==> flow/design.v <==
`timescale 1ns / 1ps
module fm_read(
    input               clk,
    input               rst_n,
    input               module_en,
    input               refresh,
    input               fm_width,
    input               fm_height,
    output    [2:0]     ram_ren,
    output    [3*11-1:0]      ram_addr          
    );
    reg [1:0]state;
    reg [8:0]width_cnt;
    reg [8:0]height_cnt;
    reg [10:0]ram_addr_[0:2];
    genvar i;
    generate
        for(i=0;i<3;i=i+1)
        begin
            assign ram_addr[(i+1)*11-1:i*11] = ram_addr_[i];
        end
    endgenerate
    always@(posedge clk,negedge rst_n)
    begin
        if(!rst_n)
        begin
            state <= 0;
        end
        else
        begin
            if(module_en)
            begin
                if(width_cnt == fm_width - 1)
                begin
                    width_cnt <= 0;
                    case(state)
                        2'b00:
                        begin
                            ram_addr_[0] <= ram_addr_[0] + 1;
                            ram_addr_[1] <= ram_addr_[1] - fm_width;
                            ram_addr_[2] <= ram_addr_[2] - fm_width;
                            state <= 2'b01;
                        end
                        2'b01:
                        begin
                            ram_addr_[0] <= ram_addr_[0] - fm_width;
                            ram_addr_[1] <= ram_addr_[1] + 1;
                            ram_addr_[2] <= ram_addr_[2] - fm_width;
                            state <= 2'b10;
                        end
                        2'b10:
                        begin
                            ram_addr_[0] <= ram_addr_[0] - fm_width;
                            ram_addr_[1] <= ram_addr_[1] - fm_width;
                            ram_addr_[2] <= ram_addr_[2] + 1;
                            state <= 2'b00;
                        end
                        default:
                        begin
                            ram_addr_[0] <= ram_addr_[0] - fm_width;
                            ram_addr_[1] <= ram_addr_[1] - fm_width;
                            ram_addr_[2] <= ram_addr_[2] - fm_width;   
                            state <= 2'b00;
                        end
                    endcase
                    if(height_cnt <= fm_height - 3) begin
                        ram_addr_[0] <= ram_addr_[0] + 1;
                        ram_addr_[1] <= ram_addr_[0] + 1;
                        ram_addr_[2] <= ram_addr_[0] + 1;
                    end    
                    else
                        height_cnt <= height_cnt + 1;
                end
                else
                begin
                    width_cnt <= width_cnt + 1;
                end
            end
        end
    end
endmodule
---- Step by step through the tools: fm_read ----
The steps from the RTL of fm_read to its reports follow in flow order.
Line numbers count from 1 in the design file above.
Operators: Yosys type, input widths -> output width; for muxes data width and select width s.
Library cell names are shortened.
Not given: --
inputs
  design top .............................. fm_read
  clock input ............................. clk
  library ................................. sky130hd
  timing corner ........................... tt_025C_1v80

---- Word level ----
Yosys after proc, flatten, opt, wreduce and memory -nomap, before mapping. Enables and synchronous resets that opt folds into registers are not counted as muxes. Print and check cells are not counted. Equal cells are merged and count once.
bit counts
  cells after elaboration ................. 33
  bits in registers ....................... 53
  input bits .............................. 6
operators by class
  add/sub/neg operators ................... 10
  reductions and logical operators ........ 5
  multiplexer cells ....................... 7
  equal/unequal tests ..................... 3
  order comparisons ....................... 1
  bitwise operators ....................... 1
operator list
  cell                   number
  $mux 11                6
  $sub 11x1->11          3
  $add 11x1->11 const B  3
  $le 9x32->1            1
  $eq 9x32->1            1
  $add 9x1->9 const B    2
  $reduce_and 2->1       2
  $reduce_and 4->1       1
  $pmux 2 s2             1
  $sub 1x2->3 const B    1
  $reduce_and 3->1       1
  $sub 1x1->2 const B    1
  $eq 2x1->1 const B     1
  $eq 2x2->1 const B     1
  $logic_not 2->1        1
  $not 1->1              1

---- Logic depth ----
Longest topological path by Yosys (ltp), each cell counted once; first at word level (registers and memories cut), then after technology mapping (sequential cells cut; the memories' decode and read muxes count).
logic depth
  depth in word-level cells ............... 4
  ABC_AREA ................................ 0
  depth in mapped cells ................... 4
  depth with buffers taken out ............ 4

---- Netlist ----
Source: synth_stat.txt of the flow (Yosys; design flattened, memories mapped). It holds for the ABC_AREA given above (unset counts as 0); a run with the other value may have another netlist.
Totals and module areas in this step are rounded.
cell types
  cell type  number  area in all (µm²)
  edfxtp_1   20      600.576
  buf_4      25      187.68
  xnor2_1    12      105.101
  nand4_1    5       31.28
  xor2_1     3       26.275
  ha_1       2       25.024
  nand3_1    5       25.024
  nor4_4     1       21.27
  and3_1     3       18.768
  nand2_1    5       18.768
  nor3_1     3       15.014
  a31oi_1    2       12.512
  and2_1     2       12.512
  inv_1      3       11.261
  mux2_2     1       11.261
  and4_1     1       8.758
  nand4b_1   1       8.758
  nor2_1     2       7.507
Not listed: further types 2, cells in them 2.
synthesis totals
  sequential part of the area ............. 600.6 µm²
  mapped flip-flops ....................... 20
  buffers ................................. 25
  standard cells after synthesis .......... 98
  cell area after synthesis ............... 1157 µm²

---- Path before layout ----
OpenSTA on the mapped netlist: ideal clock, no wires. The path of least setup slack (recovery checks aside). Input and output delay are each 20% of the period. Register names are those of the netlist, which keeps one name where synthesis merged equal registers.
timing post-synthesis
  kind .................................... register to register
  start point ............................. reg width_cnt[5]
  end point ............................... reg ram_addr_[0][0]
  path buffers ............................ 0
  stages .................................. 4
  path delay .............................. 1.790 ns
  library setup time ...................... 0.378 ns
  slack ................................... -0.111 ns
  data arrival time ....................... 1.412 ns
  clock period ............................ 1.68 ns
  synthesis period reached ................ 1.791 ns
"path delay" is the arrival time less input delay plus setup time.
"stages" counts driving pins, that of a launching flip-flop among them; a cell with two outputs on the path counts twice.
"synthesis period reached" = period - worst setup slack (recovery checks aside). The figure is calculated, with input and output delays left at 20% of the set period.
Between the ends stands the longest chain of elaborated cells between them, by number of cells; it is not shown to be the way that was timed. Of several equally long chains one is given.
A line is the first line of the expression or statement that the cell stems from. Yosys adds cells for indexed reads and writes and turns some case tables into memories.
A register here has more assigning lines than the two given.
between the ends, post-synthesis
  cells stage by stage .................... edfxtp_1 nor4_4 nand4b_1 nor2_1
  length of the longest elaborated chain .. 2
  elaborated cells on any way between the ends .. 2
ends and longest elaborated chain, post-synthesis
  item                line  text
  start: declaration  13    reg [8:0]width_cnt;
  start: assignment   35    width_cnt <= 0;
  start: assignment   76    width_cnt <= width_cnt + 1;
  $eq 9x32->1         33    if(width_cnt == fm_width - 1)
  $reduce_and 3->1    --
  end: assignment     39    ram_addr_[0] <= ram_addr_[0] + 1;
  end: assignment     46    ram_addr_[0] <= ram_addr_[0] - fm_width;
  end: declaration    15    reg [10:0]ram_addr_[0:2];

---- Path in the finished layout ----
Path of least setup slack in the final report of record 1 (OpenROAD, finished layout, wires in). Where an end is a register, its clock arrival counts in the times.
timing after layout
  kind .................................... register to output
  start point ............................. reg (no name shown)
  end point ............................... out ram_addr[22]
  slack ................................... 0.60 ns
  path buffers ............................ 1
  data arrival time ....................... 1.37 ns
  stages .................................. 2
  clock period ............................ 2.47 ns
between the ends, after layout
  cells stage by stage .................... edfxtp_1 clkdlybuf4s50_1
ends and longest elaborated chain, after layout
  item              line  text
  end: declaration  10    output    [3*11-1:0]      ram_addr
No chain of elaborated cells between the ends is given.

Ticket comment

Settings and measured results of 2 stored flow runs for module fm_read (sky130hd), not sorted in any way. The constraints put input and output delay at 20% of the set period each and load the outputs with 0.01 pF.
"total power of the final layout": no workload was simulated; the value follows from the tool's default switching activity.
Measured values are rounded.

---- record 1 ----
settings
  period_ns = 2.47
  CORE_UTILIZATION = 29
  SETUP_SLACK_MARGIN = 0.22
  CELL_PAD_IN_SITES_GLOBAL_PLACEMENT = 0
  TNS_END_PERCENT = 30
  GPL_TIMING_DRIVEN = 1
  GPL_ROUTABILITY_DRIVEN = 1
  MAX_ROUTING_LAYER = met5
  CAP_MARGIN = 20
  CORE_MARGIN = 2
  SLEW_MARGIN = 20
results
  post-route utilization .................. 38.7 %
  chip area in the Yosys report ........... 1157 µm²
  total power of the final layout ......... 0.6274 mW
  worst setup slack after layout .......... 0.604 ns
  setup TNS ............................... 0.000 ns
  die size ................................ 4512 µm²

---- record 2 ----
settings
  period_ns = 1.37
  CORE_UTILIZATION = 55
  PLACE_DENSITY_LB_ADDON = 0.3
  CORE_ASPECT_RATIO = 0.98
  CORE_MARGIN = 6
  GPL_ROUTABILITY_DRIVEN = 1
  SLEW_MARGIN = 5
  MIN_ROUTING_LAYER = met1
  CAP_MARGIN = 20
results
  post-route utilization .................. 96.8 %
  chip area in the Yosys report ........... 1157 µm²
  total power of the final layout ......... 1.103 mW
  worst setup slack after layout .......... -0.344 ns
  setup TNS ............................... -4.837 ns
  die size ................................ 3349 µm²
